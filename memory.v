==> flow/design.v <==
module memory_1bit (
    input d,
    input reset,
    input clock,
    input enable,
    output q, done
);
reg d_reg;
always @(posedge clock or posedge reset) begin
    if (reset) begin
        d_reg <= 1'b0;
    end else begin
        d_reg <= d;
    end
end
assign q = d_reg;
endmodule
module memory_8bit (
    input [7:0] a,
    input [7:0] w,
    input reset, 
    input clock,
    output reg [7:0] q,
    output reg done,
    input enable
);
reg [7:0] d;
always @(posedge clock or posedge reset) begin
    if (reset) begin
        done <= 1'b0;
        d <= 8'b0;
    end else begin
        if (enable) begin
        d <= a;
        done <= 1'b1;
        end
    end
    if (d != 8'h01)begin 
        q <= d;
        done <= 1'b1;
    end else begin 
        q <= w;
        done <= 1'b1;
    end
end
endmodule
module memory_16bit (
    input [15:0] d,          
    input reset,
    input clock,
    input enable,
    output [15:0] q,        
    output done
);
reg [15:0] q_reg;
reg done_reg;
always @(posedge clock or posedge reset) begin
    if (reset) begin
        q_reg <= 16'b0;
        done_reg <= 1'b0;
    end else begin
        if (enable) begin
            q_reg <= d;
            done_reg <= 1'b1;
        end
    end
end
assign q = q_reg;
assign done = done_reg;
endmodule
* Step by step through the tools: memory_16bit
What the tools print for memory_16bit, step after step. Line numbers count from 1 in the design file above. Operators: Yosys type, input widths -> output width; for muxes data width and select width s. Library cell names are shortened. The mark - stands for no value.
Inputs: top memory_16bit, clock input clock, cell library sky130hd, timing corner tt_025C_1v80

* Word-level counts
Counts by Yosys on the flattened word-level netlist (proc, flatten, opt, wreduce; memories kept). Register bits leave out memories and registers merged into their read ports (data or address); mux counts leave out enables and synchronous resets folded into registers. Print and check cells are left out. Cells with the same type and inputs are merged into one.
Storage and ports: register bits 17, input bits 19, output and inout port bits 17

* Longest topological paths
Depth = most cells in a row (Yosys ltp): at word level without a register or memory, in the mapped netlist without a sequential cell, where the memories' decode and read muxes count.
Logic depth: depth after elaboration 0, ABC_AREA 0, mapped depth 3

* After synthesis
Yosys stat after the flow's synthesis: flattened, memories mapped to cells. It holds for the ABC_AREA given above (unset counts as 0); a run with the other value may have another netlist.
Mapped netlist: cells in the netlist 37, mapped area 0.0006807 mm^2, sequential part of the area 0.0004254 mm^2, flip-flop cells 17
Cell types:
- dfrtp_1 | number 17, total area 425.408 um^2
- mux2_4 | number 9, total area 135.13 um^2
- mux2_2 | number 7, total area 78.826 um^2
- buf_12 | number 1, total area 20.019 um^2
- buf_6 | number 1, total area 11.261 um^2
- or2_1 | number 1, total area 6.256 um^2
- inv_1 | number 1, total area 3.754 um^2

* Path before layout
Path of least setup slack by OpenSTA after synthesis, without wires, with an ideal clock, recovery checks aside; 20% of the period is set as input and as output delay. Where synthesis merged equal registers, the netlist keeps one of their names.
Path post-synthesis: path type input port to flip-flop, start input enable, end register q_reg[10], clock period 982 ps, library setup time 125 ps, arrival time 733 ps, data required time 857 ps, path slack 123 ps, delay of the path 662 ps, stages on the path 3, buffers on the path 2, synthesis period reached 859 ps
"delay of the path" is the arrival time less input delay plus setup time. "stages on the path" counts driving pins, that of a launching flip-flop among them; a cell with two outputs on the path counts twice. "synthesis period reached" = period - worst setup slack (recovery checks aside). The figure is calculated, with input and output delays left at 20% of the set period.
Between the ends, post-synthesis: cells stage by stage buf_6 -> buf_12 -> mux2_4, length of the longest elaborated chain 0, elaborated cells between the ends (all ways) 0, RTL lines with such cells 0
RTL lines, path post-synthesis:
- start: declaration | RTL line 51 | input enable,
- end: assignment | RTL line 59 | q_reg <= 16'b0;
- end: assignment | RTL line 63 | q_reg <= d;
- end: declaration | RTL line 55 | reg [15:0] q_reg;

* Worst path after layout
From the final timing report of record 1: the path of least setup slack in the routed layout; clock arrival at registers is part of the times. The report prints the path's times to 10 ps; the period is as set.
Path post-layout: path type flip-flop to output port, start register q_reg[6], end output q[6], clock period 908 ps, output delay 180 ps, arrival time 850 ps, data required time 730 ps, path slack -120 ps, stages on the path 2, buffers on the path 1
Between the ends, post-layout: cells stage by stage dfrtp_1 -> buf_2, length of the longest elaborated chain 0, elaborated cells between the ends (all ways) 0, RTL lines with such cells 0
RTL lines, path post-layout:
- start: declaration | RTL line 55 | reg [15:0] q_reg;
- start: assignment | RTL line 59 | q_reg <= 16'b0;
- start: assignment | RTL line 63 | q_reg <= d;
- end: declaration | RTL line 52 | output [15:0] q,

Lab notebook: memory_16bit

Measured results for memory_16bit: 2 stored runs of the Yosys and OpenROAD flow on sky130hd. The settings differ; the order carries no meaning. The constraints put input and output delay at 20% of the set period each and load the outputs with 0.01 pF.
"period achieved" means the clock period less the worst setup slack. The figure is calculated, with input and output delays left at 20% of the set period.
"critical setup path time" is the time allowed to the run's worst setup path (the clock period less input and output delay, where it has them) less its slack. Clock arrival times count: a late capture clock shortens it, a late launch clock lengthens it.
"total power of the final layout": no workload was simulated; the value follows from the tool's default switching activity.
"critical setup path time" is known to 10 ps.

[record 1] flow files
==> flow/run.sh <==
#!/bin/bash
# the make line also repeats the synthesis and layout settings of config.mk as NAME=value (left out here)
make -C /OpenROAD-flow-scripts/flow DESIGN_CONFIG=/design/flow/config.mk WORK_HOME=/design/flow/orfs CLKGATE_MAP_FILE= finish
==> flow/config.mk <==
export PLATFORM = sky130hd
export DESIGN_NAME = memory_16bit
export DESIGN_NICKNAME = memory_16bit
export VERILOG_FILES = /design/flow/design.v
export SDC_FILE = /design/flow/constraint.sdc
export NUM_CORES = 4
export LEC_CHECK = 0
export CAP_MARGIN = 20
export CORE_MARGIN = 2
export CORE_UTILIZATION = 40
export SETUP_SLACK_MARGIN = 0.16
export SLEW_MARGIN = 20
==> flow/constraint.sdc <==
create_clock -name core_clock -period 0.908 [get_ports {clock}]
set_input_delay 0.1816 -clock core_clock [delete_from_list [all_inputs] [get_ports {clock}]]
set_output_delay 0.1816 -clock core_clock [all_outputs]
set_load 0.01 [all_outputs]

[record 1] result: lowest setup slack -123 ps; critical setup path time 850 ps; worst setup path type flip-flop to output port; netlist area reported by Yosys 0.0006807 mm^2; final setup TNS -1924 ps; standard-cell area of the final layout 0.0011423 mm^2; total power of the final layout 0.001754 W; period achieved 1031 ps; full die area 0.0020476 mm^2; utilization of the finished layout 0.733

[record 2] flow files
==> flow/run.sh <==
#!/bin/bash
# the make line also repeats the synthesis and layout settings of config.mk as NAME=value (left out here)
make -C /OpenROAD-flow-scripts/flow DESIGN_CONFIG=/design/flow/config.mk WORK_HOME=/design/flow/orfs CLKGATE_MAP_FILE= finish
==> flow/config.mk <==
export PLATFORM = sky130hd
export DESIGN_NAME = memory_16bit
export DESIGN_NICKNAME = memory_16bit
export VERILOG_FILES = /design/flow/design.v
export SDC_FILE = /design/flow/constraint.sdc
export NUM_CORES = 4
export LEC_CHECK = 0
export ABC_AREA = 1
export CAP_MARGIN = 20
export CORE_MARGIN = 2
export CORE_UTILIZATION = 55
export CTS_CLUSTER_SIZE = 22
export GPL_ROUTABILITY_DRIVEN = 1
export GPL_TIMING_DRIVEN = 0
export PLACE_DENSITY_LB_ADDON = 0.12
export SETUP_SLACK_MARGIN = -0.09
export SLEW_MARGIN = 20
export TNS_END_PERCENT = 90
==> flow/constraint.sdc <==
create_clock -name core_clock -period 1.2 [get_ports {clock}]
set_input_delay 0.2400 -clock core_clock [delete_from_list [all_inputs] [get_ports {clock}]]
set_output_delay 0.2400 -clock core_clock [all_outputs]
set_load 0.01 [all_outputs]

[record 2] result: lowest setup slack -46 ps; critical setup path time 1010 ps; worst setup path type flip-flop to output port; netlist area reported by Yosys 0.0006794 mm^2; final setup TNS -434 ps; standard-cell area of the final layout 0.0010498 mm^2; total power of the final layout 0.001238 W; period achieved 1246 ps; full die area 0.0015323 mm^2; utilization of the finished layout 0.932
